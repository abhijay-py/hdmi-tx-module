==> flow/design.v <==
module video_data_encoder
#(parameter COUNT_WIDTH = 5)  
(
    input logic clk, n_rst,
    input logic [7:0] pixel_data,
    output logic [9:0] encoded_data,
);
    logic [8:0] q_m;
    logic [3:0] d_one_count, q_m_one_count, q_m_zero_count;
    logic [COUNT_WIDTH-1:0] previous_count, next_count;
    assign d_one_count = pixel_data[0] + pixel_data[1] + pixel_data[2] + pixel_data[3] + pixel_data[4] + pixel_data[5] + pixel_data[6] + pixel_data[7];
    assign q_m_one_count = q_m[0] + q_m[1] + q_m[2] + q_m[3] + q_m[4] + q_m[5] + q_m[6] + q_m[7];
    assign q_m_zero_count = 8 - q_m_one_count;
    always_ff @ (posedge clk, negedge n_rst) begin
        if (!n_rst) begin
            previous_count <= '0;
        end
        else begin
            previous_count <= next_count;
        end
    end
    always_comb begin
        q_m[0] = pixel_data[0];
        if (d_one_count > 4 || (d_one_count == 4 && pixel_data[0] == 0)) begin
            q_m[1] = q_m[0] ~^ pixel_data[1];
            q_m[2] = q_m[1] ~^ pixel_data[2];
            q_m[3] = q_m[2] ~^ pixel_data[3];
            q_m[4] = q_m[3] ~^ pixel_data[4];
            q_m[5] = q_m[4] ~^ pixel_data[5];
            q_m[6] = q_m[5] ~^ pixel_data[6];
            q_m[7] = q_m[6] ~^ pixel_data[7];
            q_m[8] = 0;
        end
        else begin
            q_m[1] = q_m[0] ^ pixel_data[1];
            q_m[2] = q_m[1] ^ pixel_data[2];
            q_m[3] = q_m[2] ^ pixel_data[3];
            q_m[4] = q_m[3] ^ pixel_data[4];
            q_m[5] = q_m[4] ^ pixel_data[5];
            q_m[6] = q_m[5] ^ pixel_data[6];
            q_m[7] = q_m[6] ^ pixel_data[7];
            q_m[8] = 1;
        end
        if (previous_count == 0 || q_m_one_count == q_m_zero_count) begin
            encoded_data[9] = ~q_m[8];
            encoded_data[8] = q_m[8];
            encoded_data[7:0] = q_m[8] ? q_m[7:0] : ~q_m[7:0];
            if (q_m[8] == 0) begin
                next_count = previous_count + {1'b0, q_m_zero_count} - {1'b0, q_m_one_count};
            end
            else begin
                next_count = previous_count + {1'b0, q_m_one_count} - {1'b0, q_m_zero_count};
            end
        end
        else if ((~prev_count_neg_flag && previous_count != 0 && q_m_one_count > q_m_zero_count) || (prev_count_neg_flag && q_m_zero_count > q_m_one_count)) begin
            encoded_data[9] = 1;
            encoded_data[8] = q_m[8];
            encoded_data[7:0] = ~q_m[7:0];
            next_count = previous_count + {3'b0, q_m[8], 1'b0} + {1'b0, q_m_zero_count} - {1'b0, q_m_one_count};        
        end
        else begin
            encoded_data[9] = 0;
            encoded_data[8] = q_m[8];
            encoded_data[7:0] = q_m[7:0];
            next_count = previous_count - {3'b0, ~q_m[8], 1'b0} + {1'b0, q_m_zero_count} - {1'b0, q_m_one_count};
        end
    end
endmodule
## Step by step through the tools: video_data_encoder

Tool output for the design above, in the order of the flow.
Lines are those of the file above, counted from 1.
Cell names lack the library's common part.
The mark -- stands for no value.

| set-up | value |
|---|---|
| top module | video_data_encoder |
| clock | clk |
| standard-cell library | sky130hd |
| corner | tt_025C_1v80 |

## Word-level counts

Yosys after proc, flatten, opt, wreduce and memory -nomap, before mapping. Enables and synchronous resets that opt folds into registers are not counted as muxes. Memory bits, and registers merged into a memory's read port (data or address), are not among the register bits. Print and check cells are not counted. Equal cells are merged and count once.

| operators by class | value |
|---|---|
| add/sub/neg operators | 25 |
| order comparisons | 3 |
| eq/ne operators | 2 |
| muxes and demuxes | 16 |
| bitwise operators | 17 |
| reduce/logical cells | 9 |

Operator list:

| cell | count |
|---|---|
| adder 4 x 1 -> 4 bit | 8 |
| 2-to-1 mux 8 bit | 3 |
| adder 5 x 4 -> 5 bit | 4 |
| subtractor 5 x 4 -> 5 bit | 4 |
| 2-to-1 mux 5 bit | 3 |
| 2-to-1 mux 1 bit | 10 |
| adder 3 x 1 -> 4 bit | 2 |
| > comparator 4 bit | 2 |
| inverter 8 bit | 1 |
| XNOR 1 bit | 7 |
| bitwise XOR 1 bit | 7 |
| adder 2 x 1 -> 3 bit | 2 |
| adder 5 x 2 -> 5 bit | 1 |
| subtractor 5 x 2 -> 5 bit | 1 |
| zero test 5 bit | 1 |
| nonzero test 5 bit | 1 |
| adder 1 x 1 -> 2 bit | 2 |
| logical AND 1 bit | 4 |
| > comparator 4 x 3 -> 1 bit (second input constant) | 1 |
| == test 4 x 3 -> 1 bit (second input constant) | 1 |
| subtractor 4 bit (first input constant) | 1 |
| == test 4 bit | 1 |
| logical OR 1 bit | 3 |
| inverter 1 bit | 2 |

| word-level totals | value |
|---|---|
| bits in registers | 5 |
| bits of input ports | 10 |
| output and inout bits | 10 |
| cells after elaboration | 73 |

## Depth

Longest topological path by Yosys (ltp), each cell counted once; first at word level (registers and memories cut), then after technology mapping (sequential cells cut; the memories' decode and read muxes count).

| logic depth | value |
|---|---|
| depth in word-level cells | 24 |
| ABC_AREA | 0 |
| depth in mapped cells | 31 |
| mapped depth without buffers | 30 |

## Synthesis result

Source: synth_stat.txt of the flow (Yosys; design flattened, memories mapped). It holds for the ABC_AREA given above (unset counts as 0); a run with the other value may have another netlist.
Totals and module areas in this step are rounded.

| mapped netlist | value |
|---|---|
| cell count | 158 |
| cell area after synthesis | 1480 µm² |
| sequential part of the area | 125 µm² |
| flip-flops | 5 |
| buffer cells | 4 |

Cells by type:

| cell type | count | total area (µm²) |
|---|---|---|
| ha_1 | 22 | 275.264 |
| fa_1 | 10 | 200.192 |
| xnor2_1 | 16 | 140.134 |
| dfrtp_1 | 5 | 125.12 |
| xor2_1 | 13 | 113.859 |
| inv_1 | 22 | 82.579 |
| xnor2_4 | 3 | 82.579 |
| mux2i_1 | 6 | 60.058 |
| a21oi_1 | 8 | 40.038 |
| xnor3_2 | 1 | 23.773 |
| a21o_1 | 3 | 22.522 |
| nand2_1 | 6 | 22.522 |
| maj3_1 | 2 | 20.019 |
| o21ai_0 | 4 | 20.019 |
| nand2b_1 | 3 | 18.768 |
| nor2b_1 | 3 | 18.768 |
| a32oi_1 | 2 | 17.517 |
| and3b_1 | 2 | 17.517 |

Other cell types: 18; their cells: 27.

## Worst setup path after synthesis

Source: OpenSTA report_checks on the synthesized netlist (no wires, ideal clock, input and output delay 20% of the period each), path of least setup slack; recovery checks are left aside. Register names are those of the netlist, which keeps one name where synthesis merged equal registers.

| timing post-synthesis | value |
|---|---|
| path kind | input to output |
| start point | input port pixel_data[0] |
| end point | output port encoded_data[2] |
| period | 11.7 ns |
| input delay | 2.340 ns |
| external output delay | 2.340 ns |
| launch time at the first pin | 2.340 ns |
| arrival time | 9.556 ns |
| data required time | 9.360 ns |
| path slack | -0.196 ns |
| path delay | 7.216 ns |
| stages on the path | 26 |
| buffers on the path | 2 |
| synthesis period reached | 11.896 ns |

"path delay" is the arrival time less input delay plus setup time.
At an output port there is no setup time.
"stages on the path" counts driving pins, that of a launching flip-flop among them; a cell with two outputs on the path counts twice.
"synthesis period reached" = period - worst setup slack (recovery checks aside). The figure is calculated, with input and output delays left at 20% of the set period.
The rows between start and end are the longest chain of elaborated cells between them; the timing report does not say that the signal goes this way. Where chains are equally long, one stands for them.
Each line given opens the expression or statement behind the cell; cells for indexed reads and writes are added by Yosys, which also makes memories of some case tables.

| between the ends, post-synthesis | value |
|---|---|
| path through | inv_1 > fa_1 > fa_1 > fa_1 > inv_1 > ha_1 > fa_1 > nor3b_1 > o21ai_1 > a21oi_1 > buf_2 > xor2_1 > fa_1 > fa_1 > inv_1 > fa_1 > inv_1 > ha_1 > fa_1 > nor3_2 > ha_1 > a32oi_1 > a32oi_1 > clkbuf_1 > nor2_2 > xor2_1 |
| length of the longest elaborated chain | 24 |
| elaborated cells between the ends (all ways) | 52 |
| classes of those cells | add/sub (15); compare (3); eq/ne (2); mux (10); logic (16); reduce/logical (6) |

RTL lines, path post-synthesis:

| what | line | text |
|---|---|---|
| start: declaration | 5 | `input logic [7:0] pixel_data,` |
| adder 1 x 1 -> 2 bit | 11 | `assign d_one_count = pixel_data[0] + pixel_data[1] + pixel_data[2] + pixel_data[3] + pixel_data[4] + pixel_dat ...` |
| adder 2 x 1 -> 3 bit | 11 |  |
| adder 3 x 1 -> 4 bit | 11 |  |
| adder 4 x 1 -> 4 bit (4 in a row) | 11 |  |
| == test 4 x 3 -> 1 bit | 24 | `if (d_one_count > 4 \|\| (d_one_count == 4 && pixel_data[0] == 0)) begin` |
| logical AND 1 bit | 24 |  |
| logical OR 1 bit | 24 |  |
| [... 4 more ...] | -- |  |
| adder 4 x 1 -> 4 bit (4 in a row) | 12 | `assign q_m_one_count = q_m[0] + q_m[1] + q_m[2] + q_m[3] + q_m[4] + q_m[5] + q_m[6] + q_m[7];` |
| subtractor 4 bit | 13 | `assign q_m_zero_count = 8 - q_m_one_count;` |
| > comparator 4 bit | 55 | `else if ((~prev_count_neg_flag && previous_count != 0 && q_m_one_count > q_m_zero_count) \|\| (prev_count_neg_fl ...` |
| logical AND 1 bit | 55 |  |
| logical OR 1 bit | 55 |  |
| 2-to-1 mux 8 bit | 55 |  |
| 2-to-1 mux 8 bit | 44 | `if (previous_count == 0 \|\| q_m_one_count == q_m_zero_count) begin` |
| end: declaration | 6 | `output logic [9:0] encoded_data,` |

Nets of the timed path that keep an RTL name, with a line that drives or declares them; the list need not be complete.

Named nets, post-synthesis:

| signal | line |
|---|---|
| encoded_data[8] | 6 |
| encoded_data[9] | 44 |

## Path in the finished layout

Path of least setup slack in the final report of run 2 (OpenROAD, finished layout, wires in). Where an end is a register, its clock arrival counts in the times.

| timing post-layout | value |
|---|---|
| path kind | input to output |
| start point | input port pixel_data[1] |
| end point | output port encoded_data[2] |
| period | 9.65 ns |
| input delay | 1.93 ns |
| external output delay | 1.93 ns |
| launch time at the first pin | 1.93 ns |
| arrival time | 8.73 ns |
| data required time | 7.72 ns |
| path slack | -1.01 ns |
| stages on the path | 30 |
| buffers on the path | 5 |

The rows between start and end are the longest chain of elaborated cells between them; the timing report does not say that the signal goes this way. Where chains are equally long, one stands for them.

| between the ends, post-layout | value |
|---|---|
| path through | buf_8 > inv_4 > fa_1 > fa_1 > fa_1 > inv_2 > ha_4 > fa_1 > nor3b_2 > o21ai_1 > a21oi_2 > buf_6 > xor2_2 > fa_1 > fa_1 > inv_1 > fa_1 > inv_1 > ha_2 > fa_2 > nor3_4 > ha_4 > nor2b_4 > a32oi_4 > a32oi_1 > buf_4 > nor2_4 > buf_6 > xor2_2 > buf_2 |
| length of the longest elaborated chain | 24 |
| elaborated cells between the ends (all ways) | 51 |
| classes of those cells | add/sub (15); compare (3); eq/ne (2); mux (10); logic (15); reduce/logical (6) |

RTL lines, path post-layout:

| what | line | text |
|---|---|---|
| start: declaration | 5 | `input logic [7:0] pixel_data,` |
| adder 1 x 1 -> 2 bit | 11 | `assign d_one_count = pixel_data[0] + pixel_data[1] + pixel_data[2] + pixel_data[3] + pixel_data[4] + pixel_dat ...` |
| adder 2 x 1 -> 3 bit | 11 |  |
| adder 3 x 1 -> 4 bit | 11 |  |
| adder 4 x 1 -> 4 bit (4 in a row) | 11 |  |
| == test 4 x 3 -> 1 bit | 24 | `if (d_one_count > 4 \|\| (d_one_count == 4 && pixel_data[0] == 0)) begin` |
| logical AND 1 bit | 24 |  |
| logical OR 1 bit | 24 |  |
| [... 4 more ...] | -- |  |
| adder 4 x 1 -> 4 bit (4 in a row) | 12 | `assign q_m_one_count = q_m[0] + q_m[1] + q_m[2] + q_m[3] + q_m[4] + q_m[5] + q_m[6] + q_m[7];` |
| subtractor 4 bit | 13 | `assign q_m_zero_count = 8 - q_m_one_count;` |
| > comparator 4 bit | 55 | `else if ((~prev_count_neg_flag && previous_count != 0 && q_m_one_count > q_m_zero_count) \|\| (prev_count_neg_fl ...` |
| logical AND 1 bit | 55 |  |
| logical OR 1 bit | 55 |  |
| 2-to-1 mux 8 bit | 55 |  |
| 2-to-1 mux 8 bit | 44 | `if (previous_count == 0 \|\| q_m_one_count == q_m_zero_count) begin` |
| end: declaration | 6 | `output logic [9:0] encoded_data,` |

--- measured runs ---
Measured results for video_data_encoder: 2 stored runs of the Yosys and OpenROAD flow on sky130hd. The settings differ; the order carries no meaning. The constraints put input and output delay at 20% of the set period each and load the outputs with 0.01 pF.
"reached clock period": clock period set for the run, less the worst setup slack. It is reckoned from that one timing run; input and output delays stay at 20% of the period that was set.
"time used up by the worst setup path": the worst setup path's part of the clock period (all of it between registers, 20% less for each end at a port) less its slack. A launch clock that arrives late makes it longer, a capture clock that arrives late makes it shorter.
Measured values are rounded.
A setting shown as - is not set for that run.
Results: - = not shown.

| run name | period_ns | CORE_UTILIZATION | SETUP_SLACK_MARGIN | PLACE_DENSITY_LB_ADDON | HOLD_SLACK_MARGIN | CELL_PAD_IN_SITES_GLOBAL_PLACEMENT | CELL_PAD_IN_SITES_DETAIL_PLACEMENT | GPL_ROUTABILITY_DRIVEN | CTS_CLUSTER_SIZE | CAP_MARGIN | CORE_MARGIN | SLEW_MARGIN | CORE_ASPECT_RATIO | CTS_CLUSTER_DIAMETER | MIN_ROUTING_LAYER | MAX_ROUTING_LAYER | standard-cell area after routing (µm²) | reached clock period (ns) | mapped cell area after synthesis (µm²) | die size (µm²) | time used up by the worst setup path (ns) | class of the worst setup path | lowest setup slack (ns) | post-route worst hold slack (ns) | total negative slack on setup checks (ns) | utilization after layout (%) |
|---|---|---|---|---|---|---|---|---|---|---|---|---|---|---|---|---|---|---|---|---|---|---|---|---|---|---|
| run 1 | 12.6 | 41 | 0.61 | 0.11 | 0.15 | 1 | 2 | 0 | 97 | 20 | 2 | 20 | - | - | - | - | - | - | - | - | - | - | - | - | - | - |
| run 2 | 9.65 | 30 | 1.59 | 0.22 | - | 1 | - | - | - | 20 | 5 | 20 | 0.51 | 282 | met2 | met4 | 2620 | 10.662 | 1480 | 6520 | 6.80 | input to output | -1.01 | 0.756 | -8.73 | 54.5 |

Run 1: unfinished; error DPL-0033 in clock tree synthesis
--- end ---
